==> flow/design.v <==
module display
(
    input[3:0] D3,
    input[3:0] D2,
    input[3:0] D1,
    input[3:0] D0,
    input CLK,
    output wire A,B,C,D,E,F,G,
	 output reg[3:0] DIG
);
reg[1:0] cnt;
reg[3:0] cur_num;
my7448 decoder(cur_num,A,B,C,D,E,F,G);
always @(posedge CLK) 
begin
    cnt <= cnt + 2'b1;
end
always @(cnt) 
begin
    case(cnt)
        2'b00: 
		  begin
			cur_num = D0;
			DIG = 4'b0001;
		  end
        2'b01: 
		  begin
			cur_num = D1;
			DIG = 4'b0010;
		  end
		  2'b10: 
		  begin
			cur_num = D2;
			DIG = 4'b0100;
		  end
		  2'b11: 
		  begin
			cur_num = D3;
			DIG = 4'b1000;
		  end
    endcase
end
endmodule  
module my7448
(
    input[3:0] num,
    output reg A,B,C,D,E,F,G
);
always @(num)
    case(num)
        4'h0: {A, B, C, D, E, F, G} = 7'b1111110;
        4'h1: {A, B, C, D, E, F, G} = 7'b0110000;
		4'h2: {A, B, C, D, E, F, G} = 7'b1101101;
		4'h3: {A, B, C, D, E, F, G} = 7'b1111001;
        4'h4: {A, B, C, D, E, F, G} = 7'b0110011;
        4'h5: {A, B, C, D, E, F, G} = 7'b1011011;
        4'h6: {A, B, C, D, E, F, G} = 7'b1011111;
        4'h7: {A, B, C, D, E, F, G} = 7'b1110000;
        4'h8: {A, B, C, D, E, F, G} = 7'b1111111;
        4'h9: {A, B, C, D, E, F, G} = 7'b1111011;
        4'ha: {A, B, C, D, E, F, G} = 7'b0001101;
        4'hb: {A, B, C, D, E, F, G} = 7'b0011001;
        4'hc: {A, B, C, D, E, F, G} = 7'b0100011;
        4'hd: {A, B, C, D, E, F, G} = 7'b1001011;
        4'he: {A, B, C, D, E, F, G} = 7'b0001111;
        4'hf: {A, B, C, D, E, F, G} = 7'b0000000;
    endcase
endmodule 
# Step by step through the tools: display
# The steps from the RTL of display to its reports follow in flow order.
# Lines are those of the file above, counted from 1.
# The mark -- stands for no value.
[setup]
top = "display"
clk_port = "CLK"
library = "sky130hd"
pvt_corner = "tt_025C_1v80"

# After elaboration
# Counts by Yosys on the flattened word-level netlist (proc, flatten, opt, wreduce; memories kept). Register bits leave out memories and registers merged into their read ports (data or address); mux counts leave out enables and synchronous resets folded into registers. Print and check cells are left out. Cells with the same type and inputs are merged into one.
# Memory sizes are those after Yosys's memory passes, which may raise the word count (mostly to a power of two), join words into wider ones and drop unused or constant bits.
[word_totals]
register_bits = 2
latch_bits = 0
mem_bits_rw = 0
rom_bits = 112
clocked_rd_ports_x_width = 0
mem_count = 1
output_inout_bits = 11
wordCells = 9
[mem_list]
columns = ["memory", "words", "width", "rd", "wr", "line", "source"]
rows = [
  ["(name not given)", 16, 7, 1, 0, 50, "case(num)"],
]
[classes]
addsub = 1
n_mul = 0
div = 0
n_cmp = 0
n_eq = 3
shifts = 0
mux = 2
bitwise = 0
reduce_and_logical = 1
[op_table]
columns = ["cell", "n"]
rows = [
  ["4-bit case mux with 4-bit select", 2],
  ["2-bit == test with constant B", 2],
  ["2-bit by 1-bit adder with 2-bit output with constant B", 1],
  ["2-bit by 1-bit == test with 1-bit output with constant B", 1],
  ["2-bit logical NOT", 1],
]

# Logic depth
# Longest topological path by Yosys (ltp), each cell counted once; first at word level (registers and memories cut), then after technology mapping (sequential cells cut; the memories' decode and read muxes count).
[logic_depth]
depth_word = 2
ABC_AREA = 0
ltp_mapped = 8
depth_no_buf = 8

# Synthesis result
# Source: synth_stat.txt of the flow (Yosys; design flattened, memories mapped). It holds for the ABC_AREA given above (unset counts as 0); a run with the other value may have another netlist.
[types]
columns = ["cell", "n", "type_area_um2"]
rows = [
  ["sky130_fd_sc_hd__ha_1", 11, 137.632],
  ["sky130_fd_sc_hd__mux2i_1", 6, 60.058],
  ["sky130_fd_sc_hd__a222oi_1", 4, 40.038],
  ["sky130_fd_sc_hd__dfxtp_1", 2, 40.038],
  ["sky130_fd_sc_hd__inv_1", 8, 30.029],
  ["sky130_fd_sc_hd__mux2_1", 2, 22.522],
  ["sky130_fd_sc_hd__mux2_2", 2, 22.522],
  ["sky130_fd_sc_hd__a22oi_1", 2, 15.014],
  ["sky130_fd_sc_hd__a21oi_1", 2, 10.01],
  ["sky130_fd_sc_hd__nor3_1", 2, 10.01],
  ["sky130_fd_sc_hd__nor2_1", 2, 7.507],
  ["sky130_fd_sc_hd__and3_1", 1, 6.256],
  ["sky130_fd_sc_hd__o22ai_1", 1, 6.256],
  ["sky130_fd_sc_hd__buf_2", 1, 5.005],
  ["sky130_fd_sc_hd__o21ai_0", 1, 5.005],
  ["sky130_fd_sc_hd__clkbuf_1", 1, 3.754],
]
[synth_totals]
mapped_cells = 48
area_um2 = 421.7
seqArea_um2 = 40.0
ffs = 2
buffers = 2
# By module: a second synthesis without flattening, with its own total; a netlist apart from the flattened one above.
[unflattened]
hier_cells = 50
area_unflattened_um2 = 451.7
# Each row is one instance without its submodules.
[modules]
columns = ["mod", "n_inst", "n_cells", "mod_area_um2"]
rows = [
  ["display", 1, 24, 234.0],
  ["my7448", 1, 26, 217.7],
]

# Timing after synthesis
# OpenSTA on the mapped netlist: ideal clock, no wires. The path of least setup slack (recovery checks aside). Input and output delay are each 20% of the period. Register names are those of the netlist, which keeps one name where synthesis merged equal registers.
[synth_timing]
path_type = "register -> output"
from = "register cnt[0]"
to = "output port A"
period_ps = 2700
output_delay_ps = 540
launch_ps = 0
t_arrival_ps = 2150
setup_slack_ps = 10
path_delay_ps = 2150
driving_pins = 9
path_buffers = 1
period_less_setup_slack_ps = 2690
# "path_delay_ps" is the arrival time less input delay plus setup time.
# A path that ends at an output port has no setup time.
# "driving_pins" counts driving pins, that of a launching flip-flop among them; a cell with two outputs on the path counts twice.
# "period_less_setup_slack_ps" = period - worst setup slack (recovery checks aside). The figure is calculated, with input and output delays left at 20% of the set period.
# The rows between start and end are the longest chain of elaborated cells between them; the timing report does not say that the signal goes this way. Where chains are equally long, one stands for them.
# A line is the first line of the expression or statement that the cell stems from. Yosys adds cells for indexed reads and writes and turns some case tables into memories.
# The chain passes a memory read, where the word-level depth is cut; so it can be longer than that depth.
[synth_between]
cell_sequence = "sky130_fd_sc_hd__dfxtp_1 -> sky130_fd_sc_hd__inv_1 -> sky130_fd_sc_hd__ha_1 -> sky130_fd_sc_hd__clkbuf_1 -> sky130_fd_sc_hd__mux2i_1 -> sky130_fd_sc_hd__inv_1 -> sky130_fd_sc_hd__ha_1 -> sky130_fd_sc_hd__mux2_2 -> sky130_fd_sc_hd__o22ai_1"
elab_chain_cells = 3
cone_cells = 6
classes_between = "eq/ne: 3; mux: 1; reduce/logical: 1; memory: 1"
[synth_lines]
columns = ["element", "line", "source"]
rows = [
  ["from (decl)", 11, "reg[1:0] cnt;"],
  ["from (assign)", 16, "cnt <= cnt + 2'b1;"],
  ["2-bit == test", 20, "case(cnt)"],
  ["4-bit case mux with 4-bit select", 20, ""],
  ["memory 16 x 7 bit", 50, "case(num)"],
  ["to (decl)", 8, "output wire A,B,C,D,E,F,G,"],
]
# Some nets on the timed path still bear RTL names; the line given drives or declares the net.
[synth_named_nets]
columns = ["signal", "line"]
rows = [
  ["DIG[0]", 20],
]

# Worst path after layout
# From the final timing report of flow run B: the path of least setup slack in the routed layout; clock arrival at registers is part of the times.
# The path's times are printed in steps of 10 ps; the period is the one set.
[layout_timing]
path_type = "input -> output"
from = "input port D3[1]"
to = "output port A"
period_ps = 4920
input_delay_ps = 980
output_delay_ps = 980
launch_ps = 980
t_arrival_ps = 3320
setup_slack_ps = 620
driving_pins = 8
path_buffers = 2
# The rows between start and end are the longest chain of elaborated cells between them; the timing report does not say that the signal goes this way. Where chains are equally long, one stands for them.
# The chain passes a memory read, where the word-level depth is cut; so it can be longer than that depth.
[layout_between]
cell_sequence = "sky130_fd_sc_hd__clkdlybuf4s50_1 -> sky130_fd_sc_hd__a222oi_1 -> sky130_fd_sc_hd__mux2i_1 -> sky130_fd_sc_hd__inv_1 -> sky130_fd_sc_hd__ha_1 -> sky130_fd_sc_hd__mux2_2 -> sky130_fd_sc_hd__o22ai_1 -> sky130_fd_sc_hd__clkdlybuf4s50_1"
elab_chain_cells = 2
cone_cells = 2
classes_between = "mux: 1; memory: 1"
[layout_lines]
columns = ["element", "line", "source"]
rows = [
  ["from (decl)", 3, "input[3:0] D3,"],
  ["4-bit case mux with 4-bit select", 20, "case(cnt)"],
  ["memory 16 x 7 bit", 50, "case(num)"],
  ["to (decl)", 8, "output wire A,B,C,D,E,F,G,"],
]

# Module display, platform sky130hd: 2 stored runs of the flow (Yosys, OpenROAD) with differing settings, in no particular order. Input and output delays are each 20% of the period that was set; the output load is 0.01 pF.
# By "power_total_uw" is meant OpenSTA's value without simulated activity: inputs other than the clock are taken to toggle once in ten clock periods, and the tool carries that through the logic.

[[run]]
name = "flow run A"
[run.settings]
period_ns = 2.19
CORE_UTILIZATION = 29
CORE_ASPECT_RATIO = 1.98
CORE_MARGIN = 8
CELL_PAD_IN_SITES_DETAIL_PLACEMENT = 2
GPL_ROUTABILITY_DRIVEN = 1
CAP_MARGIN = 15
MAX_ROUTING_LAYER = "met5"
SLEW_MARGIN = 20
[run.results]
outcome = "unfinished; error PDN-0185 in floorplanning"

[[run]]
name = "flow run B"
[run.settings]
period_ns = 4.92
CORE_UTILIZATION = 26
PLACE_DENSITY_LB_ADDON = 0.26
HOLD_SLACK_MARGIN = 0.09
CELL_PAD_IN_SITES_GLOBAL_PLACEMENT = 1
CELL_PAD_IN_SITES_DETAIL_PLACEMENT = 0
TNS_END_PERCENT = 45
ABC_AREA = 0
GPL_TIMING_DRIVEN = 0
GPL_ROUTABILITY_DRIVEN = 0
CTS_CLUSTER_DIAMETER = 152
MAX_ROUTING_LAYER = "met5"
CAP_MARGIN = 20
CORE_MARGIN = 2
SLEW_MARGIN = 20
[run.results]
total_die_area_um2 = 1959.8
power_total_uw = 65.9
synthArea_um2 = 421.7
finish.stdcell_area_um2 = 734.5
hold_worst_slack_ps = 521
timing.setup.ws_ps = 620
